==> flow/design.v <==
`timescale 1ns / 1ps
module ALU(
    input [3:0] s,
    input [7:0] a,
    input [7:0] b,
    output reg [7:0] f,
	 input clk,
	 output reg en,
    inout cin
    );
wire z;
reg x;
reg [8:0] n;
wire ci;
reg co;
assign ci = (!en) ? (cin):(z);
assign cin = (en) ? (co) :(z);
always @(posedge clk)
begin
	if(s==4'd0)
		begin
			f<=a;  
			en<=1;
		end
	else if(s==4'd1)
		begin
			{co,f}<=a+1;  
			en<=1;
		end
	else if(s==4'd2)
		begin
			{co,f}<=a+b;  
			en<=1;
		end
	else if(s==4'd3)
		begin
			{co,f}<=a+b+ci;  
			en<=0;
		end
	else if (s==4'd4)
		begin
			{co,f}<=a+(~b[7:0]); 
			en<=1;
		end
	else if(s==4'd5) 
		begin
			f<=a+(~b[7:0])+(8'b00000001);  
		end
	else if(s==4'd6) 
		begin
			f<=a-(8'b00000001);  
		end
	else if(s==4'd7)
		begin
			f<=b;  
		end
	else if(s==4'd8)
		begin
			f<=a&b;  
		end
	else if(s==4'd9)
		begin
			f<=a|b;  
		end
	else if(s==4'd10)
		begin
			f<=a^b;  
		end
	else if(s==4'd11)
		begin
			f<=(~a);  
		end
	else if(s==4'd12)
		begin
			f<={ci,a[7:1]};  
			en<=0;
		end
	else if(s==4'd13)
		begin
				n<={ci,a};
				f<={n[8:1]};  
				en<=0;
		end
end
endmodule
# Tool chain data of ALU
# The steps from the RTL of ALU to its reports follow in flow order.
# Lines are those of the file above, counted from 1.
# Library cell names are shortened.
# Not given: --
# design
top_module	ALU
clock	clk
lib	sky130hd
corner	tt_025C_1v80

# After elaboration
# Yosys after proc, flatten, opt, wreduce and memory -nomap, before mapping. Memory bits, and registers merged into a memory's read port (data or address), are not among the register bits. Print and check cells are not counted.
# word_totals
register_bits	19
out_inout_bits	10
# op_classes
add_sub_neg	7
n_eq	20
n_mux	31
bitwise	19
reduce_logical	8
# ops
operator	n
2-to-1 mux 8 bit	14
equality test 4 bit (second input constant)	6
inequality test 3 bit (second input constant)	7
2-to-1 mux 1 bit	17
equality test 4 x 3 -> 1 bit (second input constant)	4
NOT 8 bit	2
AND reduction 14 bit	1
nonzero test 14 bit	1
NOT 1 bit	13
adder 8 x 1 -> 9 bit (second input constant)	1
adder 8 x 8 -> 9 bit	1
adder 8 x 9 -> 9 bit	1
NOT 8 -> 9 bit	1
adder 9 x 1 -> 9 bit	1
equality test 4 x 2 -> 1 bit (second input constant)	2
nonzero test 4 bit	2
adder 8 x 1 -> 8 bit (second input constant)	1
subtractor 8 x 1 -> 8 bit (second input constant)	1
adder 8 bit	1
AND 8 bit	1
OR 8 bit	1
XOR 8 bit	1
AND reduction 8 bit	1
equality test 4 x 1 -> 1 bit (second input constant)	1
zero test 4 bit	1
OR reduction 3 bit	1
AND reduction 2 bit	1

# Longest topological paths
# Longest topological path by Yosys (ltp), each cell counted once; first at word level (registers and memories cut), then after technology mapping (sequential cells cut; the memories' decode and read muxes count).
# depth
ltp_word	15
ABC_AREA	0
depth_mapped	12

# Mapped cells and area
# Yosys stat after the flow's synthesis: flattened, memories mapped to cells. It holds for the ABC_AREA given above (unset counts as 0); a run with the other value may have another netlist.
# mapped
mapped_cells	428
area_um2	3259.4
seqArea_um2	530.5
ffs	18
n_buf	34
# by_type
cell	n
edfxtp_1	17
ha_1	29
xnor2_1	24
o21ai_0	39
a21oi_1	35
nor2_1	37
nand2_1	29
inv_1	24
buf_2	17
mux2i_1	8
o211ai_1	9
a211oi_1	8
fa_1	3
nand3_1	12
o31ai_1	7
xor2_1	6
o22ai_1	8
nand4_1	7
# Not listed: further types 50, cells in them 109.

# Worst setup path after synthesis
# OpenSTA on the mapped netlist: ideal clock, no wires. The path of least setup slack (recovery checks aside). Input and output delay are each 20% of the period. Register names are those of the netlist, which keeps one name where synthesis merged equal registers.
# synth_timing
path_kind	input to register
from	input port a[5]
to	register f[7]
clock_period_ns	3.77
arrival_time_ns	2.814
required_ns	3.515
path_slack_ns	0.701
path_delay_ns	2.315
driving_pins	11
path_buffers	2
synth_period_reached_ns	3.069
# "path_delay_ns" is the arrival time less input delay plus setup time.
# "driving_pins": output pins that drive a net of the path, with the launching flip-flop's if there is one; two outputs of one cell count as two.
# "synth_period_reached_ns" is the clock period less the worst setup slack; recovery checks do not enter. This is arithmetic on one report: input and output delays are still those of the set period (20% each).
# Between the ends stands the longest chain of elaborated cells between them, by number of cells; it is not shown to be the way that was timed. Of several equally long chains one is given.
# A line is the first line of the expression or statement that the cell stems from. Yosys adds cells for indexed reads and writes and turns some case tables into memories.
# At most two assigning lines are given for a register; there are more.
# synth_between
path_cell_list	clkbuf_1 -> inv_1 -> ha_1 -> nor3b_1 -> a311o_1 -> or3b_1 -> buf_2 -> nand3_2 -> xor2_1 -> a21oi_1 -> a31o_1
elab_chain_len	8
# synth_rtl
element	line	source
from (decl)	4	input [7:0] a,
adder 8 bit	47	f<=a+(~b[7:0])+(8'b00000001);
adder 8 x 1 -> 8 bit	47
2-to-1 mux 8 bit	45	else if(s==4'd5)
2-to-1 mux 8 bit	40	else if (s==4'd4)
2-to-1 mux 8 bit	35	else if(s==4'd3)
2-to-1 mux 8 bit	30	else if(s==4'd2)
2-to-1 mux 8 bit	25	else if(s==4'd1)
2-to-1 mux 8 bit	20	if(s==4'd0)
to (assign)	22	f<=a;
to (assign)	47
to (decl)	6	output reg [7:0] f,

# Path in the finished layout
# Path of least setup slack in the final report of record 2 (OpenROAD, finished layout, wires in). Where an end is a register, its clock arrival counts in the times.
# layout_timing
path_kind	input to register
from	input port s[3]
to	register f[7]
clock_period_ns	2.41
arrival_time_ns	2.73
required_ns	2.56
path_slack_ns	-0.17
driving_pins	8
path_buffers	1
# Between the ends stands the longest chain of elaborated cells between them, by number of cells; it is not shown to be the way that was timed. Of several equally long chains one is given.
# At most two assigning lines are given for a register; there are more.
# The path ends at the data pin of a flip-flop with enable; ways to the enable are not counted.
# layout_between
path_cell_list	clkdlybuf4s50_1 -> nand2b_1 -> nor2_1 -> a21oi_1 -> o211ai_1 -> a31oi_1 -> a222oi_1 -> a31o_1
elab_chain_len	15
# layout_rtl
element	line	source
from (decl)	3	input [3:0] s,
equality test 4 bit	78	else if(s==4'd13)
2-to-1 mux 8 bit	78
2-to-1 mux 8 bit	73	else if(s==4'd12)
2-to-1 mux 8 bit	69	else if(s==4'd11)
2-to-1 mux 8 bit	65	else if(s==4'd10)
2-to-1 mux 8 bit	61	else if(s==4'd9)
2-to-1 mux 8 bit	57	else if(s==4'd8)
2-to-1 mux 8 bit	53	else if(s==4'd7)
2-to-1 mux 8 bit	49	else if(s==4'd6)
2-to-1 mux 8 bit	45	else if(s==4'd5)
2-to-1 mux 8 bit	40	else if (s==4'd4)
2-to-1 mux 8 bit	35	else if(s==4'd3)
2-to-1 mux 8 bit	30	else if(s==4'd2)
2-to-1 mux 8 bit	25	else if(s==4'd1)
2-to-1 mux 8 bit	20	if(s==4'd0)
to (assign)	22	f<=a;
to (assign)	47	f<=a+(~b[7:0])+(8'b00000001);
to (decl)	6	output reg [7:0] f,

# Settings and measured results of 2 stored flow runs for module ALU (sky130hd), not sorted in any way. The constraints put input and output delay at 20% of the set period each and load the outputs with 0.01 pF.
# "achievedPeriod_ns" means the clock period less the worst setup slack. The figure is calculated, with input and output delays left at 20% of the set period.
# "worstPathTime_ns" = time allowed to the worst setup path (clock period - input delay - output delay, where it has them) - its slack; a late launch clock adds to it, a late capture clock takes from it.
# "power_uw" rests on the timing tool's default activity at the inputs, not on a simulated workload.
# Among the settings, -- means not set for that run.
# Among the results, -- means that no value is shown for the run.
setting or result,record 1,record 2
period_ns,1.72,2.41
CORE_UTILIZATION,72,57
SETUP_SLACK_MARGIN,-0.12,--
PLACE_DENSITY_LB_ADDON,0.22,0.02
CORE_ASPECT_RATIO,0.93,1.84
CORE_MARGIN,3,6
CELL_PAD_IN_SITES_GLOBAL_PLACEMENT,1,--
CELL_PAD_IN_SITES_DETAIL_PLACEMENT,0,--
GPL_TIMING_DRIVEN,0,0
CTS_CLUSTER_DIAMETER,386,--
MAX_ROUTING_LAYER,met4,met5
CAP_MARGIN,20,10
SLEW_MARGIN,20,20
HOLD_SLACK_MARGIN,--,0.19
CTS_CLUSTER_SIZE,--,39
MIN_ROUTING_LAYER,--,met1
ws_hold_ns,--,0.297
ys_area_um2,--,3259.4
setup_worst_slack_ns,--,-0.171
fin_util_pct,--,77.4
final_cell_area_um2,--,4184.0
worstPathTime_ns,--,2.10
critical_path_type,--,input to register
power_uw,--,1643
achievedPeriod_ns,--,2.581
timing.setup.tns_ns,--,-0.247
final_die_area_um2,--,7761.9
# Record 1: not finished: placement ended with error FLW-0024
