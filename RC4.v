==> flow/design.v <==
`timescale 1ns / 1ps
module RC4 #(parameter N=5)(
    input [(8*N)-1:0] P,
    input [(8*N)-1:0] Key,
	 input clk,
    output  reg [(8*N)-1:0] C
    );
	 wire a,b,c,d;
	 reg [7:0]S[0:7]; 
	 reg [7:0]key[0:4];  
	 reg [7:0]T[0:7];  
	 reg [7:0]p[0:4];
	 reg [7:0]r;
	 reg [7:0]t;
	 reg [7:0]x;
	 reg [7:0]y;
	 reg [7:0]k[0:4];
	 integer i,j,m,n,w;
	 always@(posedge clk) 
	 begin
	 S[0] <= 8'd0;
	 S[1] <= 8'd1;
	 S[2] <= 8'd2;
	 S[3] <= 8'd3;
	 S[4] <= 8'd4;
	 S[5] <= 8'd5;
	 S[6] <= 8'd6;
	 S[7] <= 8'd7;
	 p[0] <= P[39:32];
	 p[1] <= P[31:24];
	 p[2] <= P[23:16];
	 p[3] <= P[15:8];
	 p[4] <= P[7:0];
	 key[0] <= Key[39:32];
	 key[1] <= Key[31:24];
	 key[2] <= Key[23:16];
	 key[3] <= Key[15:8];
	 key[4] <= Key[7:0];
	 T[0] <= key[0];
	 T[1] <= key[1];
	 T[2] <= key[2];
	 T[3] <= key[3];
	 T[4] <= key[4];
	 T[5] <= key[0];
	 T[6] <= key[1];
	 T[7] <= key[2];
	 j=0;
	 m=0;
	 n=0;
	 w=0;
  	 for(i=0;i<8;i=i+1) begin
    j = ((j + S[i] + T[i]))%4'd8;
    r<=S[i];
	 t<= S[j];
	 S[j]<=r;
	 S[i]<=t;
 	 end
	 for(i = 0; i < N;i = i+1)
	 begin
	 m=((m+3'd1)%4'd8);
	 n=(n+S[m])%4'd8;
	 x<=S[m];
	 y<= S[n];
	 S[n]<=x;
	 S[m]<=y;
	 w = ((S[m] + S[n])%4'd8);
	 k[i] <= S[w]; 
	 C[i] <= k[i]^p[i];
	 end
	 end
endmodule
* Step by step through the tools: RC4
What the tools print for RC4, step after step. Lines are those of the file above, counted from 1. Operators carry their Yosys type and port widths (W data, S select, Z words). Cell names lack the library's common part. A cell with n/a has no value.
Inputs: design top RC4, clock clk, standard-cell library sky130hd, library corner tt_025C_1v80

* Elaborated design
Yosys after proc, flatten, opt, wreduce and memory -nomap, before mapping. Enables and synchronous resets that opt folds into registers are not counted as muxes. Print and check cells are not counted. Yosys's memory passes give these memory sizes; they may raise the number of words (mostly to a power of two), join words into wider ones and drop unused or constant bits.
Word-level totals: register bits 64, memory bits (writable) 64, memories kept 1, bits of input ports 81, output and inout port bits 40
Memory list:
- S | words 8, bits a word 8, RTL line 9 | reg [7:0]S[0:7];
Operators by class: add/sub/neg operators 24, equality and inequality tests 92, muxes and demuxes 6, bitwise gates (word level) 284, reduce/logical cells 1
Operators with widths (count):
- $eq A3 B3 Y1 const B | 89
- $not A1 Y1 | 92
- $and A1 B1 Y1 const B | 88
- $and A1 B1 Y1 | 80
- $add A3 B3 Y3 | 24
- $mux W8 | 4
- $and A1 B1 Y1 const A | 16
- $eq A3 B3 Y1 const AB | 3
- $reduce_or A8 Y1 | 1
- $xor A1 B1 Y1 | 5
- $or A1 B1 Y1 const AB | 3
- $mux W3 | 1
- $mux W1 | 1

* Logic depth
Longest topological path by Yosys (ltp), each cell counted once; first at word level (registers and memories cut), then after technology mapping (sequential cells cut; the memories' decode and read muxes count).
Depth: word-level depth 24, ABC_AREA 0, mapped depth 33

* After synthesis
The flow's flattened synthesis, as Yosys stat reports it; memories are mapped. The netlist is that of the ABC_AREA named above (0 if unset); the other value can give another one. Totals and module areas in this step are rounded.
Mapped netlist: cell count 496, chip area (Yosys) 0.00548 mm², sequential part of the area 0.00162 mm², flip-flops 81, buffer cells 60
Cell types:
- dfxtp_1 | count 81, area in all 1.62E+03 µm²
- mux4_2 | count 35, area in all 788.256 µm²
- fa_1 | count 24, area in all 480.461 µm²
- mux2_2 | count 26, area in all 292.781 µm²
- xnor2_1 | count 32, area in all 280.269 µm²
- buf_4 | count 36, area in all 270.259 µm²
- inv_1 | count 57, area in all 213.955 µm²
- ha_1 | count 17, area in all 212.704 µm²
- mux2i_1 | count 20, area in all 200.192 µm²
- xor2_1 | count 15, area in all 131.376 µm²
- nand2_1 | count 25, area in all 93.84 µm²
- xnor3_1 | count 4, area in all 90.086 µm²
- clkbuf_1 | count 20, area in all 75.072 µm²
- nor2_1 | count 16, area in all 60.058 µm²
- o21ai_0 | count 11, area in all 55.053 µm²
- xnor3_2 | count 2, area in all 47.546 µm²
- nor2b_1 | count 6, area in all 37.536 µm²
- a221oi_1 | count 4, area in all 35.034 µm²
Not listed: further types 32, cells in them 65.

* Worst setup path after synthesis
OpenSTA on the mapped netlist: ideal clock, no wires. The path of least setup slack (recovery checks aside). Input and output delay are each 20% of the period. Register names are those of the netlist, which keeps one name where synthesis merged equal registers.
Timing post-synthesis: path kind register to register, from register T[0][0], to register t[2], clock period 8.47 ns, setup time 0.121 ns, arrival time 8.052 ns, setup slack 0.298 ns, path delay 8.173 ns, stages on the path 31, path buffers 0, synthesis period reached 8.172 ns
"path delay" = arrival - input delay + setup time. "stages on the path": output pins that drive a net of the path, with the launching flip-flop's if there is one; two outputs of one cell count as two. "synthesis period reached" = period - worst setup slack (recovery checks aside). The figure is calculated, with input and output delays left at 20% of the set period. The rows between start and end are the longest chain of elaborated cells between them; the timing report does not say that the signal goes this way. Where chains are equally long, one stands for them. Each line given opens the expression or statement behind the cell; cells for indexed reads and writes are added by Yosys, which also makes memories of some case tables.
On the way, post-synthesis: cells stage by stage dfxtp_1 ha_1 fa_1 fa_1 ha_1 fa_1 ha_1 fa_1 ha_1 inv_1 fa_1 inv_1 ha_1 inv_1 fa_1 inv_1 ha_1 inv_1 fa_1 inv_1 ha_1 inv_1 fa_1 inv_1 ha_1 xnor2_1 xnor2_1 xnor2_1 xnor3_1 mux4_2 mux2_2, cells in the longest elaborated chain 15
RTL lines, path post-synthesis:
- start: assignment | RTL line 39 | T[0] <= key[0];
- $add A3 B3 Y3 (15 in a row) | RTL line 52 | j = ((j + S[i] + T[i]))%4'd8;
- end: declaration | RTL line 14 | reg [7:0]t;

* Worst path after layout
Path of least setup slack in the final report of record 1 (OpenROAD, finished layout, wires in). Where an end is a register, its clock arrival counts in the times.
Timing post-layout: path kind register to register, from memory S[0][0], to register t[2], clock period 15.0 ns, setup time 0.11 ns, arrival time 9.36 ns, setup slack 5.88 ns, stages on the path 31, path buffers 0
The rows between start and end are the longest chain of elaborated cells between them; the timing report does not say that the signal goes this way. Where chains are equally long, one stands for them. A memory read counts as a cell of the chain, while the word-level depth stops at memories.
On the way, post-layout: cells stage by stage dfxtp_1 ha_1 fa_1 fa_1 ha_1 fa_1 ha_1 fa_1 ha_1 inv_1 fa_1 inv_1 ha_1 inv_1 fa_1 inv_1 ha_1 inv_1 fa_1 inv_1 ha_1 inv_1 fa_1 inv_1 ha_1 xnor2_1 xnor2_1 xnor2_1 xnor3_1 mux4_2 mux2_2, cells in the longest elaborated chain 16
RTL lines, path post-layout:
- start: declaration | RTL line 9 | reg [7:0]S[0:7];
- $mem_v2 Z8 W8 | RTL line 9
- $add A3 B3 Y3 (15 in a row) | RTL line 52 | j = ((j + S[i] + T[i]))%4'd8;
- end: declaration | RTL line 14 | reg [7:0]t;

==> results <==
RC4 through Yosys and OpenROAD on sky130hd: 2 stored runs, unordered, with their settings and measured results. The constraints put input and output delay at 20% of the set period each and load the outputs with 0.01 pF.
"achieved period": clock period set for the run, less the worst setup slack. It is reckoned from that one timing run; input and output delays stay at 20% of the period that was set.
By "allowed time less slack (worst setup path)" is meant the share of the clock period that the worst setup path is allowed (20% is reserved at inputs, 20% at outputs), minus its slack. Clock arrival times at its registers enter into it.
Measured values are rounded.

[record 1] flow files
==> flow/run.sh <==
#!/bin/bash
# the make line also repeats the synthesis and layout settings of config.mk as NAME=value (left out here)
make -C /OpenROAD-flow-scripts/flow DESIGN_CONFIG=/design/flow/config.mk WORK_HOME=/design/flow/orfs CLKGATE_MAP_FILE= finish
==> flow/config.mk <==
export PLATFORM = sky130hd
export DESIGN_NAME = RC4
export DESIGN_NICKNAME = RC4
export VERILOG_FILES = /design/flow/design.v
export SDC_FILE = /design/flow/constraint.sdc
export NUM_CORES = 4
export LEC_CHECK = 0
export ABC_AREA = 0
export CAP_MARGIN = 20
export CELL_PAD_IN_SITES_DETAIL_PLACEMENT = 0
export CORE_ASPECT_RATIO = 1.18
export CORE_MARGIN = 2
export CORE_UTILIZATION = 23
export CTS_CLUSTER_DIAMETER = 61
export CTS_CLUSTER_SIZE = 94
export PLACE_DENSITY = 0.69
export SLEW_MARGIN = 5
==> flow/constraint.sdc <==
create_clock -name core_clock -period 15.0 [get_ports {clk}]
set_input_delay 3.0000 -clock core_clock [delete_from_list [all_inputs] [get_ports {clk}]]
set_output_delay 3.0000 -clock core_clock [all_outputs]
set_load 0.01 [all_outputs]

[record 1] result: allowed time less slack (worst setup path) 9.12 ns; type of the worst setup path register to register; netlist area reported by Yosys 0.00548 mm²; area of the die 0.0251 mm²; worst hold slack after layout 0.329 ns; achieved period 9.118 ns; lowest setup slack 5.88 ns; standard-cell area of the final layout 0.00624 mm²

[record 2] flow files
==> flow/run.sh <==
#!/bin/bash
# the make line also repeats the synthesis and layout settings of config.mk as NAME=value (left out here)
make -C /OpenROAD-flow-scripts/flow DESIGN_CONFIG=/design/flow/config.mk WORK_HOME=/design/flow/orfs CLKGATE_MAP_FILE= finish
==> flow/config.mk <==
export PLATFORM = sky130hd
export DESIGN_NAME = RC4
export DESIGN_NICKNAME = RC4
export VERILOG_FILES = /design/flow/design.v
export SDC_FILE = /design/flow/constraint.sdc
export NUM_CORES = 4
export LEC_CHECK = 0
export ABC_AREA = 0
export CAP_MARGIN = 20
export CELL_PAD_IN_SITES_DETAIL_PLACEMENT = 2
export CELL_PAD_IN_SITES_GLOBAL_PLACEMENT = 2
export CORE_ASPECT_RATIO = 1.31
export CORE_MARGIN = 2
export CORE_UTILIZATION = 41
export CTS_CLUSTER_DIAMETER = 122
export CTS_CLUSTER_SIZE = 76
export GPL_ROUTABILITY_DRIVEN = 0
export PLACE_DENSITY_LB_ADDON = 0.28
export SETUP_SLACK_MARGIN = 0.04
export SLEW_MARGIN = 40
==> flow/constraint.sdc <==
create_clock -name core_clock -period 6.59 [get_ports {clk}]
set_input_delay 1.3180 -clock core_clock [delete_from_list [all_inputs] [get_ports {clk}]]
set_output_delay 1.3180 -clock core_clock [all_outputs]
set_load 0.01 [all_outputs]

[record 2] result: allowed time less slack (worst setup path) 8.67 ns; type of the worst setup path register to register; netlist area reported by Yosys 0.00548 mm²; area of the die 0.0143 mm²; worst hold slack after layout 0.329 ns; achieved period 8.670 ns; lowest setup slack -2.08 ns; standard-cell area of the final layout 0.00662 mm²
